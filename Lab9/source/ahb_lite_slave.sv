==> flow/design.v <==
module ahb_lite_slave
(
	input logic clk,
	input logic n_rst,
	input logic [1:0] coefficient_num,
	input logic modwait,
	input logic [15:0] fir_out,
	input logic err,
	input logic hsel,
	input logic [3:0] haddr,
	input logic hsize,
	input logic [1:0] htrans,
	input logic hwrite,
	input logic [15:0] hwdata,
    input logic clear_new_coefficient,
	output logic [15:0] sample_data,
	output logic data_ready,
	output logic new_coefficient_set,
	output logic [15:0] fir_coefficient,
	output logic [15:0] hrdata,
	output logic hresp
);
	logic [1:0] state;
	logic [1:0] next_state;
	logic [15:0][7:0] Register_Map;
	logic [15:0][7:0] next_Register_Map;
	logic next_data_ready;
	logic [3:0] address_mapping;
	logic size_buffer;
typedef enum logic [1:0] {IDLE,
			WRITE,
			READ,
			ERROR} state_t;
always_comb begin
	next_state = state;
	case(state)
		IDLE: next_state  = (hsel && ((hwrite && ((haddr == 0) | (haddr == 1) | (haddr == 2) | (haddr == 3) | (haddr == 15))) 
					| ((!hwrite) && (haddr == 15)))) ? ERROR :
				   (hsel && hwrite && (htrans != 0)) ? WRITE :
				   (hsel && !hwrite && (htrans != 0)) ? READ :
				   IDLE;
		WRITE: next_state = (hsel && ((hwrite && ((haddr == 0) | (haddr == 1) | (haddr == 2) | (haddr == 3) | (haddr == 15))) 
					| ((!hwrite) && (haddr == 15)))) ? ERROR :
				   (hsel && hwrite && (htrans != 0)) ? WRITE :
				   (hsel && !hwrite && (htrans != 0)) ? READ :
				   IDLE;
		READ: next_state  = (hsel && ((hwrite && ((haddr == 0) | (haddr == 1) | (haddr == 2) | (haddr == 3) | (haddr == 15))) 
					| ((!hwrite) && (haddr == 15)))) ? ERROR :
				   (hsel && hwrite && (htrans != 0)) ? WRITE :
				   (hsel && !hwrite && (htrans != 0)) ? READ :
				   IDLE;
		ERROR: next_state = (hsel && ((hwrite && ((haddr == 0) | (haddr == 1) | (haddr == 2) | (haddr == 3) | (haddr == 15))) 
					| ((!hwrite) && (haddr == 15)))) ? ERROR :
				   (hsel && hwrite && (htrans != 0)) ? WRITE :
				   (hsel && !hwrite && (htrans != 0)) ? READ :
				   IDLE;
	endcase
end
always_ff @(posedge clk, negedge n_rst) begin
	if(!n_rst) begin
		state <= IDLE;
		data_ready <= 0;
		Register_Map <= 0;
		address_mapping <= 0;  
		size_buffer <= 0; 
	end
	else begin
		state <= next_state;
		data_ready <= next_data_ready;
		Register_Map <= next_Register_Map;
		address_mapping <= haddr;
		size_buffer <= hsize;
	end
end
always_comb begin
	hrdata = 0;
	hresp = (hsel && ((hwrite && ((haddr == 0) | (haddr == 1) | (haddr == 2) | (haddr == 3) | (haddr == 15))) 
					| ((!hwrite) && (haddr == 15)))) ? 1 : 0;
	case(state)
		READ: begin
			if (size_buffer == 1)
				if (address_mapping % 2 == 1)
					hrdata = {Register_Map[address_mapping], Register_Map[address_mapping - 1'b1]};
				else
					hrdata = {Register_Map[address_mapping + 1'b1], Register_Map[address_mapping]};
			else
				if (address_mapping % 2 == 1)
					hrdata = {Register_Map[address_mapping], 8'b0};
				else
					hrdata = {8'b0, Register_Map[address_mapping]};
			if (address_mapping == 4'd14) hrdata = {8'b0, Register_Map[14]};
		end
	endcase
end
always_comb begin
	next_Register_Map = Register_Map;
	next_data_ready = data_ready;
	if(err) begin
		next_Register_Map[1] = 1;
		next_Register_Map[0] = '0;
	end
	else if(new_coefficient_set) begin
		next_Register_Map[0] = 1;
		next_Register_Map[1] = '0;
	end
	else if(modwait) begin
		next_Register_Map[0] = 1;
		next_Register_Map[1] = '0;
	end
	else begin
		next_Register_Map[0] = '0;
		next_Register_Map[1] = '0;
	end
	next_Register_Map[2] = fir_out[7:0];
	next_Register_Map[3] = fir_out[15:8];
	next_Register_Map[15] = '0;
	if (coefficient_num == 3) begin
		next_Register_Map[14] = '0;
	end
	new_coefficient_set = Register_Map[14];
	sample_data = {Register_Map[5], Register_Map[4]};
	fir_coefficient = {Register_Map[coefficient_num * 2 + 7], Register_Map[coefficient_num * 2 + 6]};
	case(state)
		WRITE: begin
			if(size_buffer == 1)
				if(haddr % 2 == 1) begin
					next_Register_Map[address_mapping - 1'b1] = hwdata[7:0];
					next_Register_Map[address_mapping] = hwdata[15:8];
				end
				else begin
					next_Register_Map[address_mapping] = hwdata[7:0];
					next_Register_Map[address_mapping + 1'b1] = hwdata[15:8];
				end
			else
				if(haddr % 2 == 1)
					next_Register_Map[address_mapping] = hwdata[15:8];
				else
					next_Register_Map[address_mapping] = hwdata[7:0];
			if(address_mapping == 4 | address_mapping == 5)
				next_data_ready = 1;
		end
	endcase
	if (modwait) next_data_ready = 0;
end
endmodule
Step by step through the tools: ahb_lite_slave
What the tools print for ahb_lite_slave, step after step.
Lines are those of the file above, counted from 1.
A cell with -- has no value.
Design
  design top: ahb_lite_slave
  clock: clk
  library: sky130hd
  library corner: tt_025C_1v80

Word level
Source: Yosys, flattened and elaborated, memories not mapped. Widths are those after wreduce. Registers that Yosys merges into a memory's read port (data or address) are not register bits. Print and check cells do not count. Equal cells are merged and count once.
Operators by class
  $add $sub $neg: 7
  equal/unequal tests: 11
  shifts and indexed selects: 12
  multiplexer cells: 22
  bitwise operators: 18
  reduce/logical cells: 15
Operator list (count)
  128-bit bitwise OR: 5
  8-bit by 33-bit variable shift with 128-bit output: 4
  128-bit 2-to-1 mux: 4
  128-bit by 8-bit indexed select with 8-bit output: 3
  128-bit NOT: 3
  8-bit by 33-bit variable shift with 128-bit output (first input constant): 3
  120-bit by 128-bit AND with 128-bit output: 2
  128-bit AND: 2
  128-bit by 32-bit indexed select with 8-bit output: 2
  16-bit 2-to-1 mux: 5
  32-bit negation with 33-bit output: 1
  7-bit negation with 33-bit output: 1
  8-bit negation with 33-bit output: 1
  3-bit by 3-bit adder with 4-bit output (second input constant): 2
  4-bit by 2-bit == test with 1-bit output (second input constant): 2
  4-bit by 3-bit == test with 1-bit output (second input constant): 2
  4-bit == test (second input constant): 2
  8-bit 2-to-1 mux: 1
  2-bit 2-to-1 mux: 4
  1-bit 2-to-1 mux: 8
  1-bit logical AND: 7
  1-bit bitwise OR: 6
  2-bit == test (second input constant): 3
  2-bit nonzero test: 3
  4-bit by 1-bit adder with 5-bit output (second input constant): 1
  4-bit by 1-bit subtractor with 5-bit output (second input constant): 1
  4-bit by 1-bit == test with 1-bit output (second input constant): 1
  4-bit logical NOT: 1
Other operator kinds: 5; their cells: 5.
Bit counts
  bits in registers: 136
  bits of input ports: 48

Longest topological paths
Longest topological path by Yosys (ltp), each cell counted once; first at word level (registers and memories cut), then after technology mapping (sequential cells cut; the memories' decode and read muxes count).
Depth
  word-level depth: 11
  ABC_AREA: 0
  depth in mapped cells: 20
  mapped depth without buffers: 14

Netlist
The flow's flattened synthesis, as Yosys stat reports it; memories are mapped. The netlist is that of the ABC_AREA named above (0 if unset); the other value can give another one.
The area totals of this step are shown rounded.
Mapped netlist
  cells in the netlist: 1885
  synthesis area: 0.0158 sq mm
  sequential part of the area: 0.0034 sq mm
  mapped flip-flops: 136
  buffer cells: 196
Cell types
  sky130_fd_sc_hd__dfrtp_1: count 136, area in all 3.4E+03 sq um
  sky130_fd_sc_hd__mux4_2: count 117, area in all 2.64E+03 sq um
  sky130_fd_sc_hd__nand2_1: count 234, area in all 878.342 sq um
  sky130_fd_sc_hd__nor2_1: count 156, area in all 585.562 sq um
  sky130_fd_sc_hd__o21ai_0: count 105, area in all 525.504 sq um
  sky130_fd_sc_hd__nand3_1: count 93, area in all 465.446 sq um
  sky130_fd_sc_hd__a21oi_1: count 90, area in all 450.432 sq um
  sky130_fd_sc_hd__clkbuf_1: count 109, area in all 409.142 sq um
  sky130_fd_sc_hd__a22oi_1: count 54, area in all 405.389 sq um
  sky130_fd_sc_hd__o221ai_1: count 35, area in all 306.544 sq um
  sky130_fd_sc_hd__nor3_1: count 55, area in all 275.264 sq um
  sky130_fd_sc_hd__o22ai_1: count 39, area in all 243.984 sq um
  sky130_fd_sc_hd__a31oi_1: count 34, area in all 212.704 sq um
  sky130_fd_sc_hd__ha_1: count 17, area in all 212.704 sq um
  sky130_fd_sc_hd__buf_4: count 28, area in all 210.202 sq um
  sky130_fd_sc_hd__mux2i_1: count 21, area in all 210.202 sq um
  sky130_fd_sc_hd__buf_2: count 37, area in all 185.178 sq um
  sky130_fd_sc_hd__a221o_1: count 17, area in all 170.163 sq um
Other cell types: 91; their cells: 508.

Timing after synthesis
Path of least setup slack by OpenSTA after synthesis, without wires, with an ideal clock, recovery checks aside; 20% of the period is set as input and as output delay. Where synthesis merged equal registers, the netlist keeps one of their names.
Timing post-synthesis
  path type: reg2reg
  start: register address_mapping[0]
  end: register Register_Map
  clock period: 5.25 ns
  launch time at the first pin: 0.000 ns
  arrival: 4.701 ns
  required time: 5.126 ns
  path slack: 0.425 ns
  delay of the path: 4.825 ns
  stages: 17
  period reached after synthesis: 4.825 ns
"delay of the path" = arrival - input delay + setup time.
"stages": output pins that drive a net of the path, with the launching flip-flop's if there is one; two outputs of one cell count as two.
"period reached after synthesis" = period - worst setup slack (recovery checks aside). The figure is calculated, with input and output delays left at 20% of the set period.
An end named without its bit number is one bit of that signal or, where synthesis recoded a state register, one of its new flip-flops.
The rows between start and end are the longest chain of elaborated cells between them; the timing report does not say that the signal goes this way. Where chains are equally long, one stands for them.
A line is the first line of the expression or statement that the cell stems from. Yosys adds cells for indexed reads and writes and turns some case tables into memories.
On the way, post-synthesis
  cells stage by stage: sky130_fd_sc_hd__dfrtp_1 sky130_fd_sc_hd__buf_4 sky130_fd_sc_hd__inv_1 sky130_fd_sc_hd__clkbuf_1 sky130_fd_sc_hd__buf_1 sky130_fd_sc_hd__ha_1 sky130_fd_sc_hd__buf_2 sky130_fd_sc_hd__or3b_4 sky130_fd_sc_hd__clkbuf_1 sky130_fd_sc_hd__ha_1 sky130_fd_sc_hd__or4_4 sky130_fd_sc_hd__nor3_2 sky130_fd_sc_hd__nand3_1 sky130_fd_sc_hd__or4b_1 sky130_fd_sc_hd__a21oi_2 sky130_fd_sc_hd__nor2b_1 sky130_fd_sc_hd__a211o_1
  cells in the longest elaborated chain: 10
RTL lines, path post-synthesis
  start: declaration: line 28  | logic [3:0] address_mapping;
  start: assignment: line 64  | address_mapping <= 0;
  start: assignment: line 71  | address_mapping <= haddr;
  4-bit by 1-bit subtractor with 5-bit output: line 127  | next_Register_Map[address_mapping - 1'b1] = hwdata[7:0];
  32-bit negation with 33-bit output: line 127
  8-bit by 33-bit variable shift with 128-bit output: line 127
  128-bit NOT: line 127
  120-bit by 128-bit AND with 128-bit output: line 127
  128-bit bitwise OR: line 127
  128-bit AND: line 128  | next_Register_Map[address_mapping] = hwdata[15:8];
  128-bit bitwise OR: line 128
  128-bit 2-to-1 mux: line 126  | if(haddr % 2 == 1) begin
  128-bit 2-to-1 mux: line 125  | if(size_buffer == 1)
  end: assignment: line 63  | Register_Map <= 0;
  end: assignment: line 70  | Register_Map <= next_Register_Map;
  end: declaration: line 25  | logic [15:0][7:0] Register_Map;

--- runs ---
Below are 2 stored runs of the flow (Yosys, OpenROAD; platform sky130hd) on ahb_lite_slave, each with its settings, unordered. Constraints: input delay and output delay 20% of the set period each, output load 0.01 pF.
[stored run 1] settings: period_ns=6.1, CORE_UTILIZATION=70, SETUP_SLACK_MARGIN=0.37, PLACE_DENSITY_LB_ADDON=0.01, CORE_ASPECT_RATIO=0.93, CORE_MARGIN=4, CELL_PAD_IN_SITES_GLOBAL_PLACEMENT=2, SLEW_MARGIN=20, MAX_ROUTING_LAYER=met5, CAP_MARGIN=20
[stored run 1] result: did not finish, placement stopped with FLW-0024
[stored run 2] settings: period_ns=4.46, CORE_UTILIZATION=62, SETUP_SLACK_MARGIN=0.42, PLACE_DENSITY_LB_ADDON=0.16, CORE_ASPECT_RATIO=0.62, CORE_MARGIN=8, CELL_PAD_IN_SITES_GLOBAL_PLACEMENT=2, CELL_PAD_IN_SITES_DETAIL_PLACEMENT=0, CTS_CLUSTER_DIAMETER=344, MIN_ROUTING_LAYER=met1, CAP_MARGIN=20, SLEW_MARGIN=20
[stored run 2] result: did not finish, placement stopped with FLW-0024
--- end ---
