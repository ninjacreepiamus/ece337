==> flow/design.v <==
module apb_slave(
    input logic clk,
    input logic n_rst,
    input logic [7:0] rx_data,
    input logic data_ready,
    input logic overrun_error,
    input logic framing_error,
    output logic data_read,  
    input logic psel,
    input logic [2:0] paddr,
    input logic penable,
    input logic pwrite,
    input logic [7:0] pwdata,
    output logic [7:0] prdata,
    output logic pslverr,  
    output logic [3:0] data_size,
    output logic [13:0] bit_period
);
    logic [2:0] rsel;
    logic [2:0] wsel;
    always_comb begin
        pslverr = 0;
        rsel = 0;
        wsel = 0;
        if(psel == 1'b1) begin
            if(pwrite == 1'b1) begin
                if(paddr == 2 || paddr == 3 || paddr == 4) begin
                    wsel = paddr;
                end
                else begin
                    pslverr = 1;
                end
            end
            else begin
                if(paddr == 0 || paddr == 1 || paddr == 2 || paddr == 3 || paddr == 4 || paddr == 6) begin
                    rsel = paddr;
                end
                else begin
                    pslverr = 1;
                end
            end
        end
    end
    logic data_ready_reg;
    logic overrun_error_reg;
    logic framing_error_reg;
    logic [7:0] rx_data_reg;
    always_ff @(posedge clk, negedge n_rst) begin
        if(n_rst == 1'b0) begin
            data_ready_reg <= 0;
            overrun_error_reg <= 0;
            framing_error_reg <= 0;
            rx_data_reg <= 0;
        end
        else begin
            overrun_error_reg <= overrun_error;
            framing_error_reg <= framing_error;
            rx_data_reg <= rx_data;
            data_ready_reg <= data_ready;
        end
    end
    always_comb begin
        data_read = 0;
        prdata = '0;
        case(rsel)
            0: begin 
                    if(penable)
                        prdata = {7'b0,data_ready_reg};
            end
            1: begin
                    if(penable)
                        prdata = {6'b0,overrun_error_reg,framing_error_reg};
            end
            2: begin if(penable)
                        prdata = bit_period[7:0];
            end
            3: begin if(penable)
                        prdata = {2'b0, bit_period[13:8]};
            end
            4: begin if(penable)
                        prdata = {4'b0, data_size};
            end
            6: begin 
                    if(penable) begin
                        prdata = rx_data_reg;
                        data_read = 1;
                    end
            end
        endcase
    end
    logic [3:0] next_data_size;
    logic [13:0] next_bit_period;
    always_ff @(posedge clk, negedge n_rst) begin
        if(n_rst == 1'b0) begin
            data_size <= 4'd8;
            bit_period <= 14'd10;  
        end
        else begin
            data_size <= next_data_size;
            bit_period <= next_bit_period;
        end
    end
    always_comb begin
        next_bit_period = bit_period;
        next_data_size = data_size;
        if(wsel == 2)
            next_bit_period = {bit_period[13:8],pwdata};
        else if(wsel == 3)
            next_bit_period = {pwdata[5:0],bit_period[7:0]};
        else if(wsel == 4)
            next_data_size = pwdata[3:0];
    end
endmodule
Step by step through the tools: apb_slave --
Tool output for the design above, in the order of the flow. Lines are those of the file above, counted from 1. Operators: Yosys type, input widths -> output width; for muxes data width and select width s. Cell names lack the library's common part. Not given: -
Set-up: design top apb_slave, clock input clk, standard-cell library sky130hd, library corner tt_025C_1v80

Word level --
Source: Yosys, flattened and elaborated, memories not mapped. Widths are those after wreduce. Registers that Yosys merges into a memory's read port (data or address) are not register bits. Print and check cells do not count. Equal cells are merged and count once.
Operators by class: bitwise gates (word level) 2, equality and inequality tests 13, reduce/logical cells 10, muxes and demuxes 21
Operators with widths (number):
- $pmux 8 s6 | 1
- $mux 8 | 3
- $eq 3x2->1 const B | 6
- $mux 3 | 6
- $eq 3x3->1 const B | 5
- $mux 14 | 1
- $logic_or 1x1->1 | 7
- $mux 1 | 7
- $eq 3x1->1 const B | 2
- $logic_not 3->1 | 2
- $mux 6 | 1
- $mux 4 | 1
- $reduce_and 3->1 | 1
- $not 1->1 | 2
- $mux 2 | 1
Bit counts: flip-flop bits (word level) 29, input bits 27, word-level cells 53

Longest topological paths --
Depth = most cells in a row (Yosys ltp): at word level without a register or memory, in the mapped netlist without a sequential cell, where the memories' decode and read muxes count.
Depth: depth after elaboration 11, ABC_AREA 0, gate-level depth with buffers 4

After synthesis --
Yosys stat after the flow's synthesis: flattened, memories mapped to cells. It holds for the ABC_AREA given above (unset counts as 0); a run with the other value may have another netlist. Totals and module areas in this step are rounded.
Cells by type:
- dfrtp_1 | number 26, area in all 650.624 µm²
- mux2_2 | number 20, area in all 225.216 µm²
- dfstp_2 | number 3, area in all 78.826 µm²
- nand3b_1 | number 8, area in all 60.058 µm²
- mux2i_1 | number 5, area in all 50.048 µm²
- a211oi_1 | number 3, area in all 22.522 µm²
- nor2_4 | number 2, area in all 22.522 µm²
- a221o_1 | number 2, area in all 20.019 µm²
- nand2_1 | number 5, area in all 18.768 µm²
- nor2b_1 | number 3, area in all 18.768 µm²
- a21oi_1 | number 3, area in all 15.014 µm²
- buf_2 | number 3, area in all 15.014 µm²
- nand2b_1 | number 2, area in all 12.512 µm²
- or2_2 | number 2, area in all 12.512 µm²
- and3_4 | number 1, area in all 11.261 µm²
- nor2_1 | number 3, area in all 11.261 µm²
- nor3_1 | number 2, area in all 10.01 µm²
- nor3_2 | number 1, area in all 10.01 µm²
Other cell types: 11; their cells: 11.
Mapped netlist: mapped flip-flops 29, cells in the netlist 105, chip area (Yosys) 0.00135 mm², buffers 4

Worst setup path after synthesis --
Source: OpenSTA report_checks on the synthesized netlist (no wires, ideal clock, input and output delay 20% of the period each), path of least setup slack; recovery checks are left aside. Register names are those of the netlist, which keeps one name where synthesis merged equal registers.
Timing path post-synthesis: path kind register to output, from register bit_period[3], to output port prdata[3], path buffers 0, setup slack -0.035 ns, clock period 1.22 ns, arrival time 1.011 ns, stages on the path 4, time at the first pin 0.000 ns, path delay 1.011 ns, synthesis period reached 1.255 ns
"path delay" = arrival - input delay + setup time. A path that ends at an output port has no setup time. "stages on the path": output pins that drive a net of the path, with the launching flip-flop's if there is one; two outputs of one cell count as two. "synthesis period reached" is the clock period less the worst setup slack; recovery checks do not enter. This is arithmetic on one report: input and output delays are still those of the set period (20% each). Between the ends stands the longest chain of elaborated cells between them, by number of cells; it is not shown to be the way that was timed. Of several equally long chains one is given. A line is the first line of the expression or statement that the cell stems from. Yosys adds cells for indexed reads and writes and turns some case tables into memories.
Between the ends, post-synthesis: path through dfstp_2 nand3b_1 a211oi_1 a221o_1, cells in the longest elaborated chain 2, elaborated cells on any way between the ends 2, source lines of those cells 2
Ends and longest elaborated chain, post-synthesis:
- from (decl) | RTL line 17 | output logic [13:0] bit_period
- from (assign) | RTL line 96 | bit_period <= 14'd10;
- from (assign) | RTL line 100 | bit_period <= next_bit_period;
- $mux 8 | RTL line 74 | 2: begin if(penable)
- $pmux 8 s6 | RTL line 65 | case(rsel)
- to (decl) | RTL line 14 | output logic [7:0] prdata,

Timing after layout --
From the final timing report of run 1: the path of least setup slack in the routed layout; clock arrival at registers is part of the times.
Timing path after layout: path kind register to output, from register bit_period[3], to output port prdata[3], clock period 0.901 ns, arrival time 1.37 ns, time at the first pin 0.27 ns, path buffers 1, setup slack -0.65 ns, stages on the path 5
Between the ends stands the longest chain of elaborated cells between them, by number of cells; it is not shown to be the way that was timed. Of several equally long chains one is given.
Between the ends, after layout: path through dfstp_2 nand3b_1 a211oi_2 a221o_1 buf_2, cells in the longest elaborated chain 2, elaborated cells on any way between the ends 2, source lines of those cells 2
Ends and longest elaborated chain, after layout:
- from (decl) | RTL line 17 | output logic [13:0] bit_period
- from (assign) | RTL line 96 | bit_period <= 14'd10;
- from (assign) | RTL line 100 | bit_period <= next_bit_period;
- $mux 8 | RTL line 74 | 2: begin if(penable)
- $pmux 8 s6 | RTL line 65 | case(rsel)
- to (decl) | RTL line 14 | output logic [7:0] prdata,

Appendix: measured runs

Measured results for apb_slave: 2 stored runs of the Yosys and OpenROAD flow on sky130hd. The settings differ; the order carries no meaning. The constraints put input and output delay at 20% of the set period each and load the outputs with 0.01 pF.
"critical path time" = time allowed to the worst setup path (clock period - input delay - output delay, where it has them) - its slack; a late launch clock adds to it, a late capture clock takes from it.
"total power of the final layout" rests on the timing tool's default activity at the inputs, not on a simulated workload.
Results are given in rounded form.

* Run 1 | settings: period_ns 0.901; CORE_UTILIZATION 28; SETUP_SLACK_MARGIN 0.04; PLACE_DENSITY_LB_ADDON 0.15; ABC_AREA 0; GPL_ROUTABILITY_DRIVEN 1; CAP_MARGIN 30; CORE_MARGIN 2; SLEW_MARGIN 20 | results: area of the synthesized netlist 0.00135 mm²; total die area 0.00539 mm²; utilization after routing 0.598; lowest setup slack -0.653 ns; setup total negative slack -13.5 ns; total power of the final layout 4.60 mW; critical path time 1.37 ns; worst setup path type register to output
* Run 2 | settings: period_ns 2.22; CAP_MARGIN 20; CORE_MARGIN 2; CORE_UTILIZATION 40; SLEW_MARGIN 20 | results: area of the synthesized netlist 0.00135 mm²; total die area 0.00386 mm²; utilization after routing 0.671; lowest setup slack 0.062 ns; setup total negative slack 0.000 ns; total power of the final layout 1.48 mW; critical path time 1.27 ns; worst setup path type input to output
